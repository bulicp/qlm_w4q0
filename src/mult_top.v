==> flow/design.v <==
module QLM_w4q0(
    input [7:0] x,
    input [7:0] y,
    output [15:0] p
    );
    wire [7:0] x_abs;
    assign x_abs = x ^ {8{x[7]}};
    wire [7:0] k_x0;
    wire zero_x0;
    wire [2:0] k_x0_enc;
    LOD8 lod_x0(
        .data_i(x_abs),
        .zero_o(zero_x0),
        .data_o(k_x0),
        .data_enc(k_x0_enc));
    wire [2:0] x_shift;
    LBarrel Lshift_x0(
        .data_i(x_abs),
        .shift_i(k_x0),
        .data_o(x_shift));
    wire [7:0] y_abs;
    assign y_abs = y ^ {8{y[7]}};
    wire [7:0] k_y0;
    wire zero_y0;
    wire [2:0] k_y0_enc;
    LOD8 lod_y0(
        .data_i(y_abs),
        .zero_o(zero_y0),
        .data_o(k_y0),
        .data_enc(k_y0_enc));
    wire [2:0] y_shift;
    LBarrel Lshift_y0(
        .data_i(y_abs),
        .shift_i(k_y0),
        .data_o(y_shift));
    wire [6:0] x_log;
    wire [6:0] y_log;
    wire [6:0] p_log;
    assign x_log = {1'b0,k_x0_enc,x_shift};
    assign y_log = {1'b0,k_y0_enc,y_shift};
    assign p_log = x_log + y_log;
    wire [11:0] p_l1b;
    wire [3:0] l1_input;
    assign l1_input = {1'b1,p_log[2:0]};
    L1Barrel L1shift_plog(
        .data_i(l1_input),
        .shift_i(p_log[5:3]),
        .data_o(p_l1b));
    wire [4:0] p_low;
    wire not_k_l5 = ~p_log[6];
    assign p_low = p_l1b[7:3] & {4{not_k_l5}};
    wire [3:0] p_med;
    assign p_med = p_log[6] ? p_l1b[3:0] : p_l1b[10:8];
    wire [6:0] p_high;
    assign p_high = p_l1b[10:4] & {7{p_log[6]}};
    wire [15:0] PP_abs;
    assign PP_abs = {p_high,p_med,p_low};
    wire p_sign;
    wire [15:0] PP_temp;
    assign p_sign = x[7] ^ y[7];
    assign PP_temp = PP_abs ^ {16{p_sign}};
    wire notZeroA, notZeroB, notZeroD;
    assign notZeroA = ~zero_x0 ;
    assign notZeroB = ~zero_y0 ;
    assign notZeroD = notZeroA & notZeroB;
    assign p = notZeroD? PP_temp : 16'b0;
endmodule
module LOD8(
    input [7:0] data_i,
    output zero_o,
    output [7:0] data_o,
    output [2:0] data_enc
    );
    wire [7:0] z;
    wire [1:0] zdet;
    wire [1:0] select;
    assign zdet[1] = |(data_i[7:4]) ;
    assign zdet[0] = |(data_i[3:0]);
    assign zero_o = ~( zdet[1] | zdet[0]);
    LOD4 lod2_1 (
        .data_i(data_i[7:4]), 
        .data_o(z[7:4])
        );
    LOD4 lod2_0 (
        .data_i(data_i[3:0]), 
        .data_o(z[3:0])
        );
    LOD2 Middle(
        .data_i(zdet), 
        .data_o(select)       
    );
	wire [7:0] tmp_out;
	Muxes2in1Array4 Inst_MUX214_1 (
        .data_i(z[7:4]), 
        .select_i(select[1]), 
        .data_o(tmp_out[7:4])
    );
    Muxes2in1Array4 Inst_MUX214_0 (
        .data_i(z[3:0]), 
        .select_i(select[0]), 
        .data_o(tmp_out[3:0])
    );
    wire [2:0] low_enc; 
    assign low_enc = tmp_out[3:1] | tmp_out[7:5] ;
    assign data_enc[2] = select[1];
    assign data_enc[1] = low_enc[2] | low_enc[1];
    assign data_enc[0] = low_enc[2] | low_enc[0];
    assign data_o = tmp_out;
endmodule
module LOD4(
    input [3:0] data_i,
    output [3:0] data_o
    );
    wire mux0;
    wire mux1;
    wire mux2;
    assign mux2 = (data_i[3]==1) ? 1'b0 : 1'b1;
    assign mux1 = (data_i[2]==1) ? 1'b0 : mux2;
    assign mux0 = (data_i[1]==1) ? 1'b0 : mux1;
    assign data_o[3] = data_i[3];
    assign data_o[2] =(mux2 & data_i[2]);
    assign data_o[1] =(mux1 & data_i[1]);
    assign data_o[0] =(mux0 & data_i[0]);
endmodule
module LOD2(
    input [1:0] data_i,
    output [1:0] data_o
    );
    assign data_o[1] = data_i[1];
    assign data_o[0] = ~data_i[1] & data_i[0];
endmodule
module Muxes2in1Array4(
    input [3:0] data_i,
    input select_i,
    output [3:0] data_o
    );
	assign data_o[3] = select_i ? data_i[3] : 1'b0;
	assign data_o[2] = select_i ? data_i[2] : 1'b0;
	assign data_o[1] = select_i ? data_i[1] : 1'b0;
	assign data_o[0] = select_i ? data_i[0] : 1'b0;
endmodule
module LBarrel(
    input  [7:0] data_i,
    input  [7:0] shift_i,
    output [2:0] data_o);
    assign data_o[2] = |(data_i[5:0] & shift_i[6:1]);
    assign data_o[1] = |(data_i[4:0] & shift_i[6:2]);
    assign data_o[0] = |(data_i[3:0] & shift_i[6:3]);
endmodule
module L1Barrel(
    input [3:0] data_i,
    input [2:0] shift_i,
    output reg [11:0] data_o);
    always @*
        case (shift_i)
           4'b0000: data_o = data_i;
           4'b0001: data_o = data_i << 1;
           4'b0010: data_o = data_i << 2;
           4'b0011: data_o = data_i << 3;
           4'b0100: data_o = data_i << 4;
           4'b0101: data_o = data_i << 5;
           4'b0110: data_o = data_i << 6;
           default: data_o = data_i << 7;
        endcase
endmodule
module mult_top(
    input clk,
    input  [15:0] x,
    input  [15:0] y,
    output reg [31:0] p_out
    );
    wire [31:0] P_vec;
    reg [15:0] X_vec;
    reg [15:0] Y_vec;
    QLM_w4q0 mult(X_vec,Y_vec,P_vec); 
    always @(posedge clk) 
    begin
        p_out = P_vec;
        X_vec = x;
        Y_vec = y;
    end
endmodule 
From RTL to reports: mult_top. The steps from the RTL of mult_top to its reports follow in flow order. Lines are those of the file above, counted from 1. Operators carry their Yosys type and port widths (W data, S select, Z words). Cell names lack the library's common part. The mark n/a stands for no value.

Top module: mult_top. Clock port: clk. Standard-cell library: sky130hd. Corner: tt_025C_1v80.

Word level. Source: Yosys, flattened and elaborated, memories not mapped. Widths are those after wreduce; folded enables and synchronous resets count as part of the registers. Registers that Yosys merges into a memory's read port (data or address) are not register bits. Print and check cells do not count. Equal cells are merged and count once.

For bits in registers the number is 32. The entry for output and inout bits reads 32.

The entry for add/subtract/negate cells reads 1. The figure for reduce/logical cells is 11. Bitwise logic cells: 36. The entry for multiplexer cells reads 26. Under eq/ne operators stands 6.

Operator list (count): $pmux W11 S7 (1); $reduce_or A4 Y1 (6); $mux W1 (24); $xor A16 B16 Y16 (1); $xor A8 B8 Y8 (2); $and A1 B1 Y1 (13); $and A6 B6 Y6 (2); $reduce_or A6 Y1 (2); $and A5 B5 Y5 (2); $reduce_or A5 Y1 (2); $eq A3 B3 Y1 const B (3); $and A4 B4 Y4 (2); $add A6 B6 Y7 (1); $and A7 B7 Y7 (1); $or A1 B1 Y1 (6); $eq A3 B2 Y1 const B (2); $or A3 B3 Y3 (2); $and A5 B4 Y5 (1); $mux W4 (1); $not A1 Y1 (3); $eq A3 B1 Y1 const B (1); $logic_not A3 Y1 (1); $xor A1 B1 Y1 (1).

Logic depth. Depth = most cells in a row (Yosys ltp): at word level without a register or memory, in the mapped netlist without a sequential cell, where the memories' decode and read muxes count.

Under depth after elaboration stands 13. For ABC_AREA the number is 0. For mapped depth the number is 17. Gate-level depth less buffers: 15.

Netlist. The flow's flattened synthesis, as Yosys stat reports it; memories are mapped. The netlist is that of the ABC_AREA named above (0 if unset); the other value can give another one. Totals and module areas in this step are rounded.

Sequential part of the area: 0.00064 mm^2. The entry for cell area after synthesis reads 0.0023 mm^2. Cell count: 293. The entry for flip-flop cells reads 32.

Cells by type (count): dfxtp_1 (32); buf_4 (16); mux2i_1 (11); nor2_1 (25); o21ai_0 (17); nand2_1 (21); nand3_1 (14); xnor2_1 (8); a21oi_1 (13); ha_1 (5); clkbuf_1 (15); nand2b_1 (8); a22oi_1 (6); inv_1 (11); o221ai_1 (4); nand4_1 (5); nor2b_1 (5); or2_2 (5).

Other cell types: 43; their cells: 72. The figures by module come from a second, unflattened synthesis with its own total; it is not the netlist above.

The figure for cells (unflattened synthesis) is 261. The figure for area total of the unflattened synthesis is 0.0024 mm^2.

Rows give one instance, submodules left out.

By module: QLM_w4q0 (seq. area 0 mm^2, cells 119, area 0.0009 mm^2, times used 1); mult_top (seq. area 0.00064 mm^2, cells 49, area 0.00076 mm^2, times used 1); L1Barrel (seq. area 0 mm^2, cells 27, area 0.0002 mm^2, times used 1); LOD4 (seq. area 0 mm^2, cells 4, area 0.000036 mm^2, times used 4); LBarrel (seq. area 0 mm^2, cells 10, area 0.000068 mm^2, times used 2); Muxes2in1Array4 (seq. area 0 mm^2, cells 4, area 0.000025 mm^2, times used 4); LOD8 (seq. area 0 mm^2, cells 5, area 0.000044 mm^2, times used 2); LOD2 (seq. area 0 mm^2, cells 2, area 0.000021 mm^2, times used 2).

Worst setup path after synthesis. Source: OpenSTA report_checks on the synthesized netlist (no wires, ideal clock, input and output delay 20% of the period each), path of least setup slack; recovery checks are left aside. Register names are those of the netlist, which keeps one name where synthesis merged equal registers.

Kind: register to register. From: register X_vec[7]. To: register p_out[2]. Arrival time: 3386 ps. Slack: 221 ps. The entry for delay of the path reads 3518 ps. Clock period: 3740 ps. The entry for stages reads 17. The figure for library setup time is 132 ps. The figure for synthesis period reached is 3519 ps.

"delay of the path" = arrival - input delay + setup time. "stages" counts driving pins, that of a launching flip-flop among them; a cell with two outputs on the path counts twice. "synthesis period reached" = period - worst setup slack (recovery checks aside). The figure is calculated, with input and output delays left at 20% of the set period. The rows between start and end are the longest chain of elaborated cells between them; the timing report does not say that the signal goes this way. Where chains are equally long, one stands for them. A line is the first line of the expression or statement that the cell stems from. Yosys adds cells for indexed reads and writes and turns some case tables into memories.

Cell sequence: dfxtp_1 > clkbuf_1 > nand2b_1 > o21ai_0 > mux2i_1 > or4_1 > nand3_1 > ha_1 > inv_1 > fa_1 > nor2b_1 > o22ai_1 > xor2_1 > nor2_1 > mux2_1 > and2b_1 > mux2i_1. For length of the longest elaborated chain the number is 13.

Ends and longest elaborated chain, post-synthesis: from (decl) (line 173) `reg [15:0] X_vec;`; from (assign) (line 179) `X_vec = x;`; $xor A8 B8 Y8 (line 7) `assign x_abs = x ^ {8{x[7]}};`; $mux W1 (line 117) `assign mux2 = (data_i[3]==1) ? 1'b0 : 1'b1;`; $mux W1 (line 118) `assign mux1 = (data_i[2]==1) ? 1'b0 : mux2;`; $mux W1 (line 119) `assign mux0 = (data_i[1]==1) ? 1'b0 : mux1;`; $and A1 B1 Y1 (line 123) `assign data_o[0] =(mux0 & data_i[0]);`; $mux W1 (line 140) `assign data_o[0] = select_i ? data_i[0] : 1'b0;`; $and A4 B4 Y4 (line 148) `assign data_o[0] = |(data_i[3:0] & shift_i[6:3]);`; $reduce_or A4 Y1 (line 148); $add A6 B6 Y7 (line 41) `assign p_log = x_log + y_log;`; $eq A3 B3 Y1 (line 155) `case (shift_i)`; $pmux W11 S7 (line 155); $and A5 B4 Y5 (line 51) `assign p_low = p_l1b[7:3] & {4{not_k_l5}};`; $xor A16 B16 Y16 (line 61) `assign PP_temp = PP_abs ^ {16{p_sign}};`; to (assign) (line 178) `p_out = P_vec;`; to (decl) (line 170) `output reg [31:0] p_out`.

Worst path after layout. Path of least setup slack in the final report of record 1 (OpenROAD, finished layout, wires in). Where an end is a register, its clock arrival counts in the times. The report prints the path's times to 10 ps; the period is as set.

Kind: register to register. From: register Y_vec[6]. To: register p_out[11]. The figure for library setup time is 120 ps. Arrival time: 3710 ps. Slack: 290 ps. The entry for stages reads 15. Clock period: 3830 ps.

The rows between start and end are the longest chain of elaborated cells between them; the timing report does not say that the signal goes this way. Where chains are equally long, one stands for them.

Cell sequence: dfxtp_2 > buf_4 > o21bai_1 > o22a_1 > a311oi_1 > mux2_2 > o22ai_1 > ha_1 > a21oi_1 > a21oi_1 > or2_2 > mux2_2 > o21ai_1 > a31oi_1 > mux2i_1. For length of the longest elaborated chain the number is 12.

Ends and longest elaborated chain, after layout: from (decl) (line 174) `reg [15:0] Y_vec;`; from (assign) (line 180) `Y_vec = y;`; $xor A8 B8 Y8 (line 22) `assign y_abs = y ^ {8{y[7]}};`; $reduce_or A4 Y1 (line 77) `assign zdet[1] = |(data_i[7:4]) ;`; $not A1 Y1 (line 130) `assign data_o[0] = ~data_i[1] & data_i[0];`; $and A1 B1 Y1 (line 130); $mux W1 (line 137) `assign data_o[3] = select_i ? data_i[3] : 1'b0;`; $and A4 B4 Y4 (line 148) `assign data_o[0] = |(data_i[3:0] & shift_i[6:3]);`; $reduce_or A4 Y1 (line 148); $add A6 B6 Y7 (line 41) `assign p_log = x_log + y_log;`; $eq A3 B3 Y1 (line 155) `case (shift_i)`; $pmux W11 S7 (line 155); $and A7 B7 Y7 (line 55) `assign p_high = p_l1b[10:4] & {7{p_log[6]}};`; $xor A16 B16 Y16 (line 61) `assign PP_temp = PP_abs ^ {16{p_sign}};`; to (assign) (line 178) `p_out = P_vec;`; to (decl) (line 170) `output reg [31:0] p_out`.

Hand-over note for mult_top

Top module mult_top; platform sky130hd; tools Yosys and OpenROAD; 2 stored runs in no particular order. Input and output delays are each 20% of the period that was set; the output load is 0.01 pF. "period achieved" means the clock period less the worst setup slack. The figure is calculated, with input and output delays left at 20% of the set period. By "time of the worst setup path" is meant the share of the clock period that the worst setup path is allowed (20% is reserved at inputs, 20% at outputs), minus its slack. Clock arrival times at its registers enter into it. By "total design power" is meant OpenSTA's value without simulated activity: inputs other than the clock are taken to toggle once in ten clock periods, and the tool carries that through the logic. "time of the worst setup path" is known to 10 ps. The measured numbers are rounded.

Record 1 has these settings: period_ns 3.83; CORE_UTILIZATION 30; CAP_MARGIN 20; CORE_MARGIN 2; SLEW_MARGIN 20. The netlist area reported by Yosys comes to 0.0023 mm^2. The die footprint comes to 0.0085 mm^2. For the standard-cell area after layout the run shows 0.0028 mm^2. The utilization in the final report is 0.37. The measured setup slack of the critical path is 290 ps. For the total negative setup slack the run shows 0 ps. The worst-case hold slack comes to 920 ps. The total design power comes to 1.3 mW. The period achieved comes to 3543 ps. For the time of the worst setup path the run shows 3540 ps. Worst setup path type: register to register.

Record 2 has these settings: period_ns 4.63; CORE_UTILIZATION 48; PLACE_DENSITY_LB_ADDON 0.29; HOLD_SLACK_MARGIN 0.18; CORE_ASPECT_RATIO 1.44; CELL_PAD_IN_SITES_DETAIL_PLACEMENT 0; ABC_AREA 0; CTS_CLUSTER_SIZE 18; CAP_MARGIN 20; CORE_MARGIN 2; SLEW_MARGIN 20. The netlist area reported by Yosys comes to 0.0023 mm^2. The die footprint comes to 0.0055 mm^2. For the standard-cell area after layout the run shows 0.0027 mm^2. The utilization in the final report is 0.57. The measured setup slack of the critical path is 700 ps. For the total negative setup slack the run shows 0 ps. The worst-case hold slack comes to 960 ps. The total design power comes to 1.0 mW. The period achieved comes to 3934 ps. For the time of the worst setup path the run shows 3930 ps. Worst setup path type: register to register.

End of note.
